==> flow/design.v <==
module uart_tx (
    input               clk         ,
    input               rst_n       ,
    input       [1:0]   baud_sel    , 
    input               tx_byte_vld , 
    input       [7:0]   tx_byte     ,
    output              busy        , 
    output              tx_dout     
);
    reg     [12:0]          cnt_baud    ; 
    wire                    add_cnt_baud;
    wire                    end_cnt_baud;
    reg                     flag        ;
    reg     [3:0]           cnt_bit     ; 
    wire                    add_cnt_bit ;
    wire                    end_cnt_bit ;
    reg     [12:0]          baud        ;
    reg     [9:0]           tx_data     ; 
    always @(posedge clk or negedge rst_n)begin 
        if(!rst_n)begin
            cnt_baud <= 0;
        end 
        else if(add_cnt_baud)begin 
            if(end_cnt_baud)begin 
                cnt_baud <= 0;
            end
            else begin 
                cnt_baud <= cnt_baud + 1;
            end 
        end
    end 
    assign add_cnt_baud = flag;
    assign end_cnt_baud = add_cnt_baud && cnt_baud == baud-1;
    always @(posedge clk or negedge rst_n)begin 
        if(!rst_n)begin
            cnt_bit <= 0;
        end 
        else if(add_cnt_bit)begin 
            if(end_cnt_bit)begin 
                cnt_bit <= 0;
            end
            else begin 
                cnt_bit <= cnt_bit + 1;
            end 
        end
    end 
    assign add_cnt_bit = end_cnt_baud;
    assign end_cnt_bit = add_cnt_bit && (cnt_bit == 10-1); 
    always @(posedge clk or negedge rst_n)begin 
        if(!rst_n)begin
            flag <= 0;
        end 
        else if(tx_byte_vld)begin 
            flag <= 1'b1;
        end 
        else if(end_cnt_bit)begin 
            flag <= 1'b0;
        end 
    end
    always @(*)begin 
        case (baud_sel)
            0:baud = 5208  ;
            1:baud = 2604 ;
            2:baud = 1302 ;
            3:baud = 434; 
            default:baud = 5208  ;
        endcase
    end
    always @(posedge clk or negedge rst_n)begin 
        if(!rst_n)begin
            tx_data <= 0;
        end 
        else if(tx_byte_vld)begin  
            tx_data <= {1'b1,tx_byte,1'b0};
        end 
    end
    assign tx_dout = add_cnt_baud?tx_data[cnt_bit]:1'b1;
    assign busy = tx_byte_vld | add_cnt_baud;
endmodule   
* From RTL to reports: uart_tx
What the tools print for uart_tx, step after step.
Line numbers count from 1 in the design file above.
The mark - stands for no value.
- Top :: uart_tx
- Clock port :: clk
- Cell library :: sky130hd
- Corner :: tt_025C_1v80

* Word level
Yosys after proc, flatten, opt, wreduce and memory -nomap, before mapping. Memory bits, and registers merged into a memory's read port (data or address), are not among the register bits. Print and check cells are not counted. Equal cells are merged and count once.
- Bits of input ports :: 13
- Memory cells :: 0
- Output and inout bits :: 2
- Word width x clocked read ports :: 0
- RAM bits :: 0
- Flip-flop bits (word level) :: 27
- Bits in latches :: 0
- ROM bits :: 0
- Word-level cells :: 24
- Reduce/logical cells :: 4
- Bitwise gates (word level) :: 1
- Div/mod/pow operators :: 0
- $lt $le $gt $ge :: 0
- Muxes and demuxes :: 6
- $add $sub $neg :: 3
- Shift operators :: 1
- $mul :: 0
- Eq/ne operators :: 5
** Operator list (number)
- case mux 13 bit (select 4 bit) :: 1
- equality test 13 x 32 -> 1 bit :: 1
- subtractor 13 x 1 -> 14 bit with constant B :: 1
- adder 13 x 1 -> 13 bit with constant B :: 1
- two-way mux 13 bit :: 1
- variable part select 10 x 4 -> 1 bit :: 1
- equality test 2 bit with constant B :: 2
- adder 4 x 1 -> 4 bit with constant B :: 1
- equality test 4 bit with constant B :: 1
- two-way mux 4 bit :: 1
- two-way mux 1 bit :: 3
- logical AND 1 bit :: 2
- equality test 2 x 1 -> 1 bit with constant B :: 1
- logical NOT 2 bit :: 1
- nonzero test 2 bit :: 1
- bitwise OR 1 bit :: 1

* Depth
Yosys ltp: most cells in a row. Word level: on the elaborated netlist, between registers, memories and ports. Mapped: between sequential cells and ports; inverters and the memories' decode and read muxes count.
- Depth after elaboration :: 8
- ABC_AREA :: 0
- Mapped depth :: 9

* Netlist
Yosys stat after the flow's synthesis: flattened, memories mapped to cells. It holds for the ABC_AREA given above (unset counts as 0); a run with the other value may have another netlist.
** Cells by type
- sky130_fd_sc_hd__dfrtp_1 :: number 27, area in all 675.648 um^2
- sky130_fd_sc_hd__ha_1 :: number 9, area in all 112.608 um^2
- sky130_fd_sc_hd__mux2_2 :: number 9, area in all 101.347 um^2
- sky130_fd_sc_hd__xor2_1 :: number 10, area in all 87.584 um^2
- sky130_fd_sc_hd__nor2_1 :: number 19, area in all 71.318 um^2
- sky130_fd_sc_hd__xnor2_1 :: number 7, area in all 61.309 um^2
- sky130_fd_sc_hd__buf_6 :: number 3, area in all 33.782 um^2
- sky130_fd_sc_hd__nand2_1 :: number 8, area in all 30.029 um^2
- sky130_fd_sc_hd__nor3_1 :: number 6, area in all 30.029 um^2
- sky130_fd_sc_hd__nand3_1 :: number 5, area in all 25.024 um^2
- sky130_fd_sc_hd__nand4_1 :: number 4, area in all 25.024 um^2
- sky130_fd_sc_hd__mux4_2 :: number 1, area in all 22.522 um^2
- sky130_fd_sc_hd__nor4_4 :: number 1, area in all 21.27 um^2
- sky130_fd_sc_hd__mux2i_1 :: number 2, area in all 20.019 um^2
- sky130_fd_sc_hd__and3_1 :: number 3, area in all 18.768 um^2
- sky130_fd_sc_hd__inv_1 :: number 5, area in all 18.768 um^2
- sky130_fd_sc_hd__o22ai_1 :: number 3, area in all 18.768 um^2
- sky130_fd_sc_hd__a211oi_1 :: number 2, area in all 15.014 um^2
Other cell types: 20; their cells: 26.
- Cells in the netlist :: 150
- Flip-flop cells :: 27
- Cell area after synthesis :: 0.0015915 mm^2
- Buffers :: 6
- Sequential area :: 0.0006756 mm^2

* Timing after synthesis
OpenSTA on the mapped netlist: ideal clock, no wires. The path of least setup slack (recovery checks aside). Input and output delay are each 20% of the period. Register names are those of the netlist, which keeps one name where synthesis merged equal registers.
- Path kind :: input port to flip-flop
- From :: input port baud_sel[0]
- To :: register cnt_bit[0]
- Setup time :: 125 ps
- Path buffers :: 1
- Arrival :: 1902 ps
- Stages on the path :: 8
- Clock period :: 1920 ps
- Slack :: -107 ps
- Input delay :: 384 ps
- Launch time at the first pin :: 384 ps
- Delay of the path :: 1643 ps
- Data required time :: 1795 ps
- Period reached after synthesis :: 2027 ps
"delay of the path" is the arrival time less input delay plus setup time.
"stages on the path": output pins that drive a net of the path, with the launching flip-flop's if there is one; two outputs of one cell count as two.
"period reached after synthesis" is the clock period less the worst setup slack; recovery checks do not enter. This is arithmetic on one report: input and output delays are still those of the set period (20% each).
The rows between start and end are the longest chain of elaborated cells between them; the timing report does not say that the signal goes this way. Where chains are equally long, one stands for them.
A line is the first line of the expression or statement that the cell stems from. Yosys adds cells for indexed reads and writes and turns some case tables into memories.
At most two assigning lines are given for a register; there are more.
- Path through :: sky130_fd_sc_hd__inv_1 -> sky130_fd_sc_hd__ha_1 -> sky130_fd_sc_hd__xnor2_1 -> sky130_fd_sc_hd__xnor2_1 -> sky130_fd_sc_hd__nor4_4 -> sky130_fd_sc_hd__and2_1 -> sky130_fd_sc_hd__buf_6 -> sky130_fd_sc_hd__mux2_4
- Cells in the longest elaborated chain :: 7
- Elaborated cells between the ends (all ways) :: 10
- Source lines of those cells :: 4
- Those cells by class :: add/sub: 1; eq/ne: 4; mux: 2; reduce/logical: 3
** RTL lines, path after synthesis
- start, declared :: line 4 : input       [1:0]   baud_sel    ,
- equality test 2 bit :: line 61 : case (baud_sel)
- case mux 13 bit (select 4 bit) :: line 61
- subtractor 13 x 1 -> 14 bit :: line 33 : assign end_cnt_baud = add_cnt_baud && cnt_baud == baud-1;
- equality test 13 x 32 -> 1 bit :: line 33
- logical AND 1 bit :: line 33
- logical AND 1 bit :: line 48 : assign end_cnt_bit = add_cnt_bit && (cnt_bit == 10-1);
- two-way mux 4 bit :: line 39 : if(end_cnt_bit)begin
- end, assigned :: line 40 : cnt_bit <= 0;
- end, assigned :: line 43 : cnt_bit <= cnt_bit + 1;
- end, declared :: line 14 : reg     [3:0]           cnt_bit     ;

* Timing after layout
Path of least setup slack in the final report of flow run A (OpenROAD, finished layout, wires in). Where an end is a register, its clock arrival counts in the times.
The report prints the path's times to 10 ps; the period is as set.
- Path kind :: flip-flop to output port
- From :: register cnt_bit[0]
- To :: output port tx_dout
- Path buffers :: 1
- Slack :: -260 ps
- Launch time at the first pin :: 320 ps
- Data required time :: 1460 ps
- Clock period :: 1830 ps
- Arrival :: 1730 ps
- Stages on the path :: 5
The rows between start and end are the longest chain of elaborated cells between them; the timing report does not say that the signal goes this way. Where chains are equally long, one stands for them.
At most two assigning lines are given for a register; there are more.
- Path through :: sky130_fd_sc_hd__dfrtp_1 -> sky130_fd_sc_hd__mux4_2 -> sky130_fd_sc_hd__a21oi_2 -> sky130_fd_sc_hd__o221ai_2 -> sky130_fd_sc_hd__buf_2
- Cells in the longest elaborated chain :: 2
- Elaborated cells between the ends (all ways) :: 2
- Source lines of those cells :: 1
- Those cells by class :: shift: 1; mux: 1
** RTL lines, path after layout
- start, declared :: line 14 : reg     [3:0]           cnt_bit     ;
- start, assigned :: line 36 : cnt_bit <= 0;
- start, assigned :: line 43 : cnt_bit <= cnt_bit + 1;
- variable part select 10 x 4 -> 1 bit :: line 77 : assign tx_dout = add_cnt_baud?tx_data[cnt_bit]:1'b1;
- two-way mux 1 bit :: line 77
- end, declared :: line 8 : output              tx_dout

Memo
Re: implementation data of uart_tx

2 stored runs of uart_tx in the flow (synthesis by Yosys, layout by OpenROAD, sky130hd cells), in arbitrary order. Constraints: input delay and output delay 20% of the set period each, output load 0.01 pF.
"achieved period": clock period set for the run, less the worst setup slack. It is reckoned from that one timing run; input and output delays stay at 20% of the period that was set.
"time on the worst setup path" is the time allowed to the run's worst setup path (the clock period less input and output delay, where it has them) less its slack. Clock arrival times count: a late capture clock shortens it, a late launch clock lengthens it.
"power": no workload was simulated; the value follows from the tool's default switching activity.
"time on the worst setup path" is given in steps of 10 ps.

** Flow run A
- Settings :: period_ns=1.83; CORE_UTILIZATION=46; PLACE_DENSITY=0.39; CORE_ASPECT_RATIO=1.04; CELL_PAD_IN_SITES_GLOBAL_PLACEMENT=0; GPL_ROUTABILITY_DRIVEN=1; MIN_ROUTING_LAYER=met1; MAX_ROUTING_LAYER=met4; CAP_MARGIN=20; CORE_MARGIN=2; SLEW_MARGIN=20
- Chip area in the Yosys report :: 0.0015915 mm^2
- Utilization after routing :: 64.1 %
- Time on the worst setup path :: 1730 ps
- Worst setup path type :: flip-flop to output port
- Achieved period :: 2093 ps
- Total die area :: 0.0039466 mm^2
- Power :: 0.002027 W
- Standard-cell area of the final layout :: 0.002087 mm^2
- Setup TNS :: -263 ps
- Smallest setup slack :: -263 ps

** Flow run B
- Settings :: period_ns=3.86; CORE_UTILIZATION=32; PLACE_DENSITY_LB_ADDON=0.19; CELL_PAD_IN_SITES_DETAIL_PLACEMENT=2; CTS_CLUSTER_SIZE=74; CAP_MARGIN=20; CORE_MARGIN=2; SLEW_MARGIN=20
- Setup TNS :: 0 ps
- Total die area :: 0.005554 mm^2
- Achieved period :: 3070 ps
- Time on the worst setup path :: 1530 ps
- Worst setup path type :: input port to output port
- Power :: 0.0009045 W
- Standard-cell area of the final layout :: 0.0018218 mm^2
- Utilization after routing :: 38.3 %
- Chip area in the Yosys report :: 0.0015915 mm^2
- Smallest setup slack :: 790 ps
